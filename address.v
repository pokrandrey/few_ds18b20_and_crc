==> flow/design.v <==
module address_of_device #(parameter Num_of_Dev = 4)(
    input [9:0]state,
    input EoB,
    input clk,
    input F1M,
    output reg change_state = 0,
    output reg [2 :0]device = 0,
    output wire [7:0]one_byte_of_address
);
    wire [63:0]address[Num_of_Dev-1:0];
    assign address[0] = 64'h2892d123000000aa; 
    assign address[1] = 64'h28c8102400000022; 
    assign address[2] = 64'h28509523000000ad; 
    assign address[3] = 64'h287e772300000051; 
    assign one_byte_of_address = (state == 10) ? address[device][7:0]   :
                                 (state == 9)  ? address[device][15:8]  :
                                 (state == 8)  ? address[device][23:16] :
                                 (state == 7)  ? address[device][31:24] :
                                 (state == 6)  ? address[device][39:32] :
                                 (state == 5)  ? address[device][47:40] :
                                 (state == 4)  ? address[device][55:48] :
                                 (state == 3)  ? address[device][63:56] : 0; 
    always @(posedge clk)
    begin
        if ((state == 23) & EoB & F1M)
        begin
            device <= (device == Num_of_Dev - 1) ? 0 : device + 1;
        end
    end
endmodule
Tool chain data of address_of_device
The steps from the RTL of address_of_device to its reports follow in flow order.
Lines are those of the file above, counted from 1.
Operators carry their Yosys type and port widths (W data, S select, Z words).
Library cell names are shortened.
Not given: -
Inputs
  design top: address_of_device
  clock input: clk
  library: sky130hd
  timing corner: tt_025C_1v80

After elaboration
Counts by Yosys on the flattened word-level netlist (proc, flatten, opt, wreduce; memories kept). Register bits leave out memories and registers merged into their read ports (data or address); mux counts leave out enables and synchronous resets folded into registers. Print and check cells are left out. Cells with the same type and inputs are merged into one.
Word-level totals
  register bits: 3
  input port bits: 13
  output and inout port bits: 12
  word-level cells: 27
Operators by class
  $add $sub $neg: 1
  equal/unequal tests: 13
  multiplexer cells: 9
  bitwise operators: 2
  reductions and logical operators: 1
Operator list (count)
  $pmux W64 S4: 1
  $mux W8: 8
  $eq A10 B3 Y1 const B: 4
  $eq A10 B4 Y1 const B: 3
  $eq A10 B2 Y1 const B: 1
  $eq A10 B5 Y1 const B: 1
  $eq A2 B2 Y1 const B: 2
  $add A3 B1 Y3 const B: 1
  $eq A3 B2 Y1 const B: 1
  $and A1 B1 Y1: 2
  $eq A2 B1 Y1 const B: 1
  $logic_not A2 Y1: 1

Depth
Yosys ltp: most cells in a row. Word level: on the elaborated netlist, between registers, memories and ports. Mapped: between sequential cells and ports; inverters and the memories' decode and read muxes count.
Depth
  depth after elaboration: 10
  ABC_AREA: 0
  mapped depth: 5
  gate-level depth less buffers: 5

Mapped cells and area
Yosys stat after the flow's synthesis: flattened, memories mapped to cells. It holds for the ABC_AREA given above (unset counts as 0); a run with the other value may have another netlist.
Cell types
  edfxtp_1: count 3, area in all 90.086 um2
  ha_1: count 6, area in all 75.072 um2
  nor2b_1: count 5, area in all 31.28 um2
  mux2i_1: count 3, area in all 30.029 um2
  nor2_1: count 7, area in all 26.275 um2
  o32ai_1: count 3, area in all 26.275 um2
  nor4_4: count 1, area in all 21.27 um2
  o32a_1: count 2, area in all 20.019 um2
  nand2_1: count 5, area in all 18.768 um2
  o32ai_2: count 1, area in all 16.266 um2
  nor3_1: count 3, area in all 15.014 um2
  and4bb_1: count 1, area in all 12.512 um2
  nand2b_1: count 2, area in all 12.512 um2
  nand4_1: count 2, area in all 12.512 um2
  o22ai_1: count 2, area in all 12.512 um2
  buf_6: count 1, area in all 11.261 um2
  inv_1: count 3, area in all 11.261 um2
  nand4bb_1: count 1, area in all 11.261 um2
Not listed: further types 13, cells in them 14.
Synthesis totals
  mapped cells: 65
  synthesis area: 544.3 um2
  area of sequential cells: 90.1 um2
  mapped flip-flops: 3

Timing after synthesis
Path of least setup slack by OpenSTA after synthesis, without wires, with an ideal clock, recovery checks aside; 20% of the period is set as input and as output delay. Where synthesis merged equal registers, the netlist keeps one of their names.
Timing path post-synthesis
  path type: in2out
  start: input state[1]
  end: output one_byte_of_address[7]
  period: 2.91 ns
  external input delay: 0.582 ns
  external output delay: 0.582 ns
  time at the first pin: 0.582 ns
  data arrival time: 1.492 ns
  data required time: 2.328 ns
  path slack: 0.836 ns
  delay of the path: 0.910 ns
  stages on the path: 4
  path buffers: 1
  synthesis period reached: 2.074 ns
"delay of the path" = arrival - input delay + setup time.
At an output port there is no setup time.
"stages on the path": output pins that drive a net of the path, with the launching flip-flop's if there is one; two outputs of one cell count as two.
"synthesis period reached" is the clock period less the worst setup slack; recovery checks do not enter. This is arithmetic on one report: input and output delays are still those of the set period (20% each).
The rows between start and end are the longest chain of elaborated cells between them; the timing report does not say that the signal goes this way. Where chains are equally long, one stands for them.
A line is the first line of the expression or statement that the cell stems from. Yosys adds cells for indexed reads and writes and turns some case tables into memories.
Between the ends, post-synthesis
  cells stage by stage: buf_6 nand2b_1 o31a_1 o32ai_1
  length of the longest elaborated chain: 9
  elaborated cells on any way between the ends: 16
  RTL lines with such cells: 8
  classes of those cells: eq/ne (8); mux (8)
RTL lines, path post-synthesis
  start, declared: RTL line 2  | input [9:0]state,
  $eq A10 B2 Y1: RTL line 22  | (state == 3)  ? address[device][63:56] : 0;
  $mux W8: RTL line 22
  $mux W8: RTL line 21  | (state == 4)  ? address[device][55:48] :
  $mux W8: RTL line 20  | (state == 5)  ? address[device][47:40] :
  $mux W8: RTL line 19  | (state == 6)  ? address[device][39:32] :
  $mux W8: RTL line 18  | (state == 7)  ? address[device][31:24] :
  $mux W8: RTL line 17  | (state == 8)  ? address[device][23:16] :
  $mux W8: RTL line 16  | (state == 9)  ? address[device][15:8]  :
  $mux W8: RTL line 15  | assign one_byte_of_address = (state == 10) ? address[device][7:0]   :
  end, declared: RTL line 8  | output wire [7:0]one_byte_of_address

Hand-over note for address_of_device

2 stored runs of address_of_device in the flow (synthesis by Yosys, layout by OpenROAD, sky130hd cells), in arbitrary order. Constraints: input delay and output delay 20% of the set period each, output load 0.01 pF.

Flow files of entry A
==> flow/run.sh <==
#!/bin/bash
# the make line also repeats the synthesis and layout settings of config.mk as NAME=value (left out here)
make -C /OpenROAD-flow-scripts/flow DESIGN_CONFIG=/design/flow/config.mk WORK_HOME=/design/flow/orfs CLKGATE_MAP_FILE= finish
==> flow/config.mk <==
export PLATFORM = sky130hd
export DESIGN_NAME = address_of_device
export DESIGN_NICKNAME = address_of_device
export VERILOG_FILES = /design/flow/design.v
export SDC_FILE = /design/flow/constraint.sdc
export NUM_CORES = 4
export LEC_CHECK = 0
export CAP_MARGIN = 10
export CELL_PAD_IN_SITES_DETAIL_PLACEMENT = 2
export CELL_PAD_IN_SITES_GLOBAL_PLACEMENT = 3
export CORE_MARGIN = 2
export CORE_UTILIZATION = 63
export GPL_TIMING_DRIVEN = 1
export PLACE_DENSITY_LB_ADDON = 0.08
export SLEW_MARGIN = 0
==> flow/constraint.sdc <==
create_clock -name core_clock -period 3.46 [get_ports {clk}]
set_input_delay 0.6920 -clock core_clock [delete_from_list [all_inputs] [get_ports {clk}]]
set_output_delay 0.6920 -clock core_clock [all_outputs]
set_load 0.01 [all_outputs]

report of entry A: did not finish, floorplan, PDN-0185

Flow files of entry B
==> flow/run.sh <==
#!/bin/bash
# the make line also repeats the synthesis and layout settings of config.mk as NAME=value (left out here)
make -C /OpenROAD-flow-scripts/flow DESIGN_CONFIG=/design/flow/config.mk WORK_HOME=/design/flow/orfs CLKGATE_MAP_FILE= finish
==> flow/config.mk <==
export PLATFORM = sky130hd
export DESIGN_NAME = address_of_device
export DESIGN_NICKNAME = address_of_device
export VERILOG_FILES = /design/flow/design.v
export SDC_FILE = /design/flow/constraint.sdc
export NUM_CORES = 4
export LEC_CHECK = 0
export CAP_MARGIN = 20
export CELL_PAD_IN_SITES_DETAIL_PLACEMENT = 0
export CORE_MARGIN = 6
export CORE_UTILIZATION = 54
export CTS_CLUSTER_SIZE = 81
export GPL_ROUTABILITY_DRIVEN = 1
export GPL_TIMING_DRIVEN = 1
export PLACE_DENSITY_LB_ADDON = 0.02
export SLEW_MARGIN = 20
==> flow/constraint.sdc <==
create_clock -name core_clock -period 1.43 [get_ports {clk}]
set_input_delay 0.2860 -clock core_clock [delete_from_list [all_inputs] [get_ports {clk}]]
set_output_delay 0.2860 -clock core_clock [all_outputs]
set_load 0.01 [all_outputs]

report of entry B: did not finish, floorplan, PDN-0185

End of note.
