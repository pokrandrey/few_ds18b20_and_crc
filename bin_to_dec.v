==> flow/design.v <==
module bin_to_dec (
    input [15:0]bin_temperature,
    input convert_en,
    input clk,
    input F1M,
    output wire pos_front_EoConvert,
    output reg [15:0]dec_temperature
    );
    reg [6:0]cn_bin;
    reg [15:0]cn_dec = 0;
    reg EoConvert = 1'b1;
    wire load_en;
    wire [10:0]u_bin_temperature = (bin_temperature[10:0] ^ {11{bin_temperature[11]}}) + {10'b0, bin_temperature[11]};
    reg prev_EoConvert;
    always @(posedge clk)
    begin
        if(F1M)
        begin
            if (load_en)
            begin
                cn_bin <= u_bin_temperature[10:4];
                cn_dec[15:4] <= 0;
                EoConvert <= 0;
                case (u_bin_temperature[3:0])
                    4'b0000: cn_dec[3:0] = 4'd0;
                    4'b0001: cn_dec[3:0] = 4'd1;
                    4'b0010: cn_dec[3:0] = 4'd1;
                    4'b0011: cn_dec[3:0] = 4'd2;
                    4'b0100: cn_dec[3:0] = 4'd3;
                    4'b0101: cn_dec[3:0] = 4'd3;
                    4'b0110: cn_dec[3:0] = 4'd4;
                    4'b0111: cn_dec[3:0] = 4'd4;
                    4'b1000: cn_dec[3:0] = 4'd5;
                    4'b1001: cn_dec[3:0] = 4'd6;
                    4'b1010: cn_dec[3:0] = 4'd6;
                    4'b1011: cn_dec[3:0] = 4'd7;
                    4'b1100: cn_dec[3:0] = 4'd8;
                    4'b1101: cn_dec[3:0] = 4'd8;
                    4'b1110: cn_dec[3:0] = 4'd9;
                    4'b1111: cn_dec[3:0] = 4'd9;
                endcase
            end
            else
            begin
                if (cn_bin != 0)
                begin
                    cn_bin <= cn_bin - 1'b1;
                    cn_dec[7:4] <= (cn_dec[7:4] != 4'b1001) ? cn_dec[7:4] + 4'b0001 : 0;
                    cn_dec[11:8] <= ((cn_dec[7:4] == 4'b1001) & (cn_dec[11:8] == 4'b1001)) ? 0                   :
                                    (cn_dec[7:4] == 4'b1001)                               ? cn_dec[11:8] + 1'b1 : cn_dec[11:8];
                    cn_dec[15:12] <= ((cn_dec[7:4] == 4'b1001) & (cn_dec[11:8] == 4'b1001)) ? cn_dec[15:12] + 1'b1 : cn_dec[15:12];
                end
                else
                begin
                    EoConvert <= 1'b1;
                    dec_temperature <= cn_dec;
                end
            end
        end
    end
    always @(posedge clk)
    begin
        if (F1M)
        begin
            prev_EoConvert <= EoConvert;
        end
    end
    assign load_en = convert_en & EoConvert;
    assign pos_front_EoConvert = ~prev_EoConvert & EoConvert;
endmodule
* Reports on bin_to_dec *
The steps from the RTL of bin_to_dec to its reports follow in flow order.
Lines are those of the file above, counted from 1.
The mark - stands for no value.

design
  top = bin_to_dec
  clock port = clk
  standard-cell library = sky130hd
  library corner = tt_025C_1v80

* Word-level counts *
Source: Yosys, flattened and elaborated, memories not mapped. Widths are those after wreduce. Registers that Yosys merges into a memory's read port (data or address) are not register bits. Print and check cells do not count. Equal cells are merged and count once.
Yosys's memory passes give these memory sizes; they may raise the number of words (mostly to a power of two), join words into wider ones and drop unused or constant bits.

cells by class
  add/subtract/negate cells = 5
  multiply operators = 0
  div/mod/pow operators = 0
  order comparisons = 0
  equal/unequal tests = 4
  shift-type cells = 0
  mux-type cells = 10
  bitwise gates (word level) = 7
  reduce/logical cells = 8

operators with widths
  kind                                               number
  2-to-1 mux 4 bit                                   7
  2-to-1 mux 7 bit                                   2
  adder 4 x 1 -> 4 bit (second input constant)       3
  adder 11 x 1 -> 11 bit                             1
  bitwise XOR 11 bit                                 1
  equality test 4 bit (second input constant)        2
  subtractor 7 x 1 -> 7 bit (second input constant)  1
  nonzero test 7 bit                                 1
  AND reduction 2 bit                                3
  AND reduction 3 bit                                2
  nonzero test 2 bit                                 2
  != test 4 bit (second input constant)              1
  AND 1 bit                                          3
  NOT 1 bit                                          3
  != test 2 x 1 -> 1 bit (second input constant)     1
  2-to-1 mux 1 bit                                   1

storage and ports
  flip-flop bits (word level) = 37
  bits in latches = 0
  RAM bits = 0
  bits in read-only memories = 64
  clocked read ports x word width = 4
  memories = 1
  output and inout bits = 17
  cells after elaboration = 42

memories
  name             depth  width  rd ports  write ports  RTL line  source
  (no name shown)  16     4      1         0            24        case (u_bin_temperature[3:0])

* Depth *
Yosys ltp: most cells in a row. Word level: on the elaborated netlist, between registers, memories and ports. Mapped: between sequential cells and ports; inverters and the memories' decode and read muxes count.

logic depth
  depth in word-level cells = 4
  ABC_AREA = 1
  depth in mapped cells = 11

* Netlist *
Source: synth_stat.txt of the flow (Yosys; design flattened, memories mapped). It holds for the ABC_AREA given above (unset counts as 0); a run with the other value may have another netlist.
Totals and module areas in this step are rounded.

cells by type
  type                       number
  sky130_fd_sc_hd__edfxtp_1  41
  sky130_fd_sc_hd__nand2_1   55
  sky130_fd_sc_hd__ha_1      11
  sky130_fd_sc_hd__inv_1     36
  sky130_fd_sc_hd__nor2_1    27
  sky130_fd_sc_hd__nand3_1   15
  sky130_fd_sc_hd__xor2_1    8
  sky130_fd_sc_hd__nand2_4   4
  sky130_fd_sc_hd__nand2_2   7
  sky130_fd_sc_hd__xnor2_1   4
  sky130_fd_sc_hd__o21ai_0   6
  sky130_fd_sc_hd__nor3_1    4
  sky130_fd_sc_hd__nand3_4   1
  sky130_fd_sc_hd__xor2_2    1
  sky130_fd_sc_hd__a21oi_1   3
  sky130_fd_sc_hd__o21ai_1   3
  sky130_fd_sc_hd__o21bai_1  2
  sky130_fd_sc_hd__buf_6     1

Not listed: further types 8, cells in them 9.

mapped netlist
  cell count = 238
  cell area after synthesis = 2280 µm²
  flip-flop cells = 41
  buffers = 2

* Timing after synthesis *
Path of least setup slack by OpenSTA after synthesis, without wires, with an ideal clock, recovery checks aside; 20% of the period is set as input and as output delay. Where synthesis merged equal registers, the netlist keeps one of their names.

timing post-synthesis
  kind = in2reg
  start point = input convert_en
  end point = register dec_temperature[0]
  period = 4.61 ns
  external input delay = 0.922 ns
  setup time = 0.409 ns
  launch time at the first pin = 0.922 ns
  arrival = 2.581 ns
  required time = 4.201 ns
  path slack = 1.620 ns
  path delay = 2.068 ns
  stages = 4
  buffers on the path = 1
  period reached after synthesis = 2.99 ns

"path delay" is the arrival time less input delay plus setup time.
"stages": output pins that drive a net of the path, with the launching flip-flop's if there is one; two outputs of one cell count as two.
"period reached after synthesis" is the clock period less the worst setup slack; recovery checks do not enter. This is arithmetic on one report: input and output delays are still those of the set period (20% each).
The rows between start and end are the longest chain of elaborated cells between them; the timing report does not say that the signal goes this way. Where chains are equally long, one stands for them.
Each line given opens the expression or statement behind the cell; cells for indexed reads and writes are added by Yosys, which also makes memories of some case tables.

on the way, post-synthesis
  cell sequence = sky130_fd_sc_hd__nand2_1 -> sky130_fd_sc_hd__inv_1 -> sky130_fd_sc_hd__buf_2 -> sky130_fd_sc_hd__nor3_1
  cells in the longest elaborated chain = 3
  elaborated cells on any way between the ends = 3
  RTL lines with such cells = 1
  classes of those cells = logic (2); reduce/logical (1)

RTL lines, path post-synthesis
  element              RTL line  source
  start, declared      3         input convert_en,
  AND 1 bit            68        assign load_en = convert_en & EoConvert;
  NOT 1 bit            -
  AND reduction 3 bit  -
  end, assigned        56        dec_temperature <= cn_dec;
  end, declared        7         output reg [15:0]dec_temperature

* Timing after layout *
Path of least setup slack in the final report of flow run 1 (OpenROAD, finished layout, wires in). Where an end is a register, its clock arrival counts in the times.

timing after layout
  kind = in2reg
  start point = input convert_en
  end point = register cn_bin[5]
  period = 4.37 ns
  external input delay = 0.87 ns
  setup time = 0.28 ns
  launch time at the first pin = 0.87 ns
  arrival = 2.75 ns
  required time = 4.37 ns
  path slack = 1.62 ns
  stages = 6
  buffers on the path = 2

The rows between start and end are the longest chain of elaborated cells between them; the timing report does not say that the signal goes this way. Where chains are equally long, one stands for them.
Only ways into the end's enable, where the timed path ends, are counted here.

on the way, after layout
  cell sequence = sky130_fd_sc_hd__clkdlybuf4s50_1 -> sky130_fd_sc_hd__nand2_1 -> sky130_fd_sc_hd__inv_1 -> sky130_fd_sc_hd__nor2_1 -> sky130_fd_sc_hd__nor2_1 -> sky130_fd_sc_hd__buf_4
  cells in the longest elaborated chain = 3
  elaborated cells on any way between the ends = 3
  RTL lines with such cells = 1
  classes of those cells = logic (1); reduce/logical (2)

RTL lines, path after layout
  element              RTL line  source
  start, declared      3         input convert_en,
  AND 1 bit            68        assign load_en = convert_en & EoConvert;
  nonzero test 2 bit   -
  AND reduction 2 bit  -
  end, assigned        21        cn_bin <= u_bin_temperature[10:4];
  end, assigned        47        cn_bin <= cn_bin - 1'b1;
  end, declared        9         reg [6:0]cn_bin;

Appendix: measured runs

Top module bin_to_dec; platform sky130hd; tools Yosys and OpenROAD; 2 stored runs in no particular order. Input and output delays are each 20% of the period that was set; the output load is 0.01 pF.
By "achieved clock period" is meant the clock period of the run minus its worst setup slack. This is arithmetic on one report: input and output delays are still those of the set period (20% each).
By "power" is meant OpenSTA's value without simulated activity: inputs other than the clock are taken to toggle once in ten clock periods, and the tool carries that through the logic.
The measured numbers are rounded.

Flow run 1
==> flow/run.sh <==
#!/bin/bash
# the make line also repeats the synthesis and layout settings of config.mk as NAME=value (left out here)
make -C /OpenROAD-flow-scripts/flow DESIGN_CONFIG=/design/flow/config.mk WORK_HOME=/design/flow/orfs CLKGATE_MAP_FILE= finish
==> flow/config.mk <==
export PLATFORM = sky130hd
export DESIGN_NAME = bin_to_dec
export DESIGN_NICKNAME = bin_to_dec
export VERILOG_FILES = /design/flow/design.v
export SDC_FILE = /design/flow/constraint.sdc
export NUM_CORES = 4
export LEC_CHECK = 0
export ABC_AREA = 1
export CAP_MARGIN = 20
export CELL_PAD_IN_SITES_GLOBAL_PLACEMENT = 2
export CORE_MARGIN = 10
export CORE_UTILIZATION = 48
export CTS_CLUSTER_DIAMETER = 153
export MAX_ROUTING_LAYER = met4
export PLACE_DENSITY_LB_ADDON = 0.06
export SETUP_SLACK_MARGIN = 0.26
export SLEW_MARGIN = 20
==> flow/constraint.sdc <==
create_clock -name core_clock -period 4.37 [get_ports {clk}]
set_input_delay 0.8740 -clock core_clock [delete_from_list [all_inputs] [get_ports {clk}]]
set_output_delay 0.8740 -clock core_clock [all_outputs]
set_load 0.01 [all_outputs]

==> results of flow run 1 <==
chip area after synthesis (Yosys): 2280 µm²
die area: 7920 µm²
standard-cell area of the final layout: 2780 µm²
utilization: 0.596
worst setup slack after layout: 1.62 ns
total negative slack: 0.000 ns
worst hold slack: 0.420 ns
power: 0.880 mW
achieved clock period: 2.747 ns

Flow run 2
==> flow/run.sh <==
#!/bin/bash
# the make line also repeats the synthesis and layout settings of config.mk as NAME=value (left out here)
make -C /OpenROAD-flow-scripts/flow DESIGN_CONFIG=/design/flow/config.mk WORK_HOME=/design/flow/orfs CLKGATE_MAP_FILE= finish
==> flow/config.mk <==
export PLATFORM = sky130hd
export DESIGN_NAME = bin_to_dec
export DESIGN_NICKNAME = bin_to_dec
export VERILOG_FILES = /design/flow/design.v
export SDC_FILE = /design/flow/constraint.sdc
export NUM_CORES = 4
export LEC_CHECK = 0
export CAP_MARGIN = 30
export CORE_MARGIN = 8
export CORE_UTILIZATION = 67
export GPL_ROUTABILITY_DRIVEN = 1
export GPL_TIMING_DRIVEN = 0
export HOLD_SLACK_MARGIN = 0.0
export MAX_ROUTING_LAYER = met5
export MIN_ROUTING_LAYER = met1
export PLACE_DENSITY_LB_ADDON = 0.13
export SETUP_SLACK_MARGIN = 0.08
export SLEW_MARGIN = 20
export TNS_END_PERCENT = 70
==> flow/constraint.sdc <==
create_clock -name core_clock -period 4.85 [get_ports {clk}]
set_input_delay 0.9700 -clock core_clock [delete_from_list [all_inputs] [get_ports {clk}]]
set_output_delay 0.9700 -clock core_clock [all_outputs]
set_load 0.01 [all_outputs]

==> results of flow run 2 <==
chip area after synthesis (Yosys): 2170 µm²
die area: 5320 µm²
standard-cell area of the final layout: 2620 µm²
utilization: 0.85
worst setup slack after layout: 1.38 ns
total negative slack: 0.000 ns
worst hold slack: 0.434 ns
power: 0.737 mW
achieved clock period: 3.472 ns
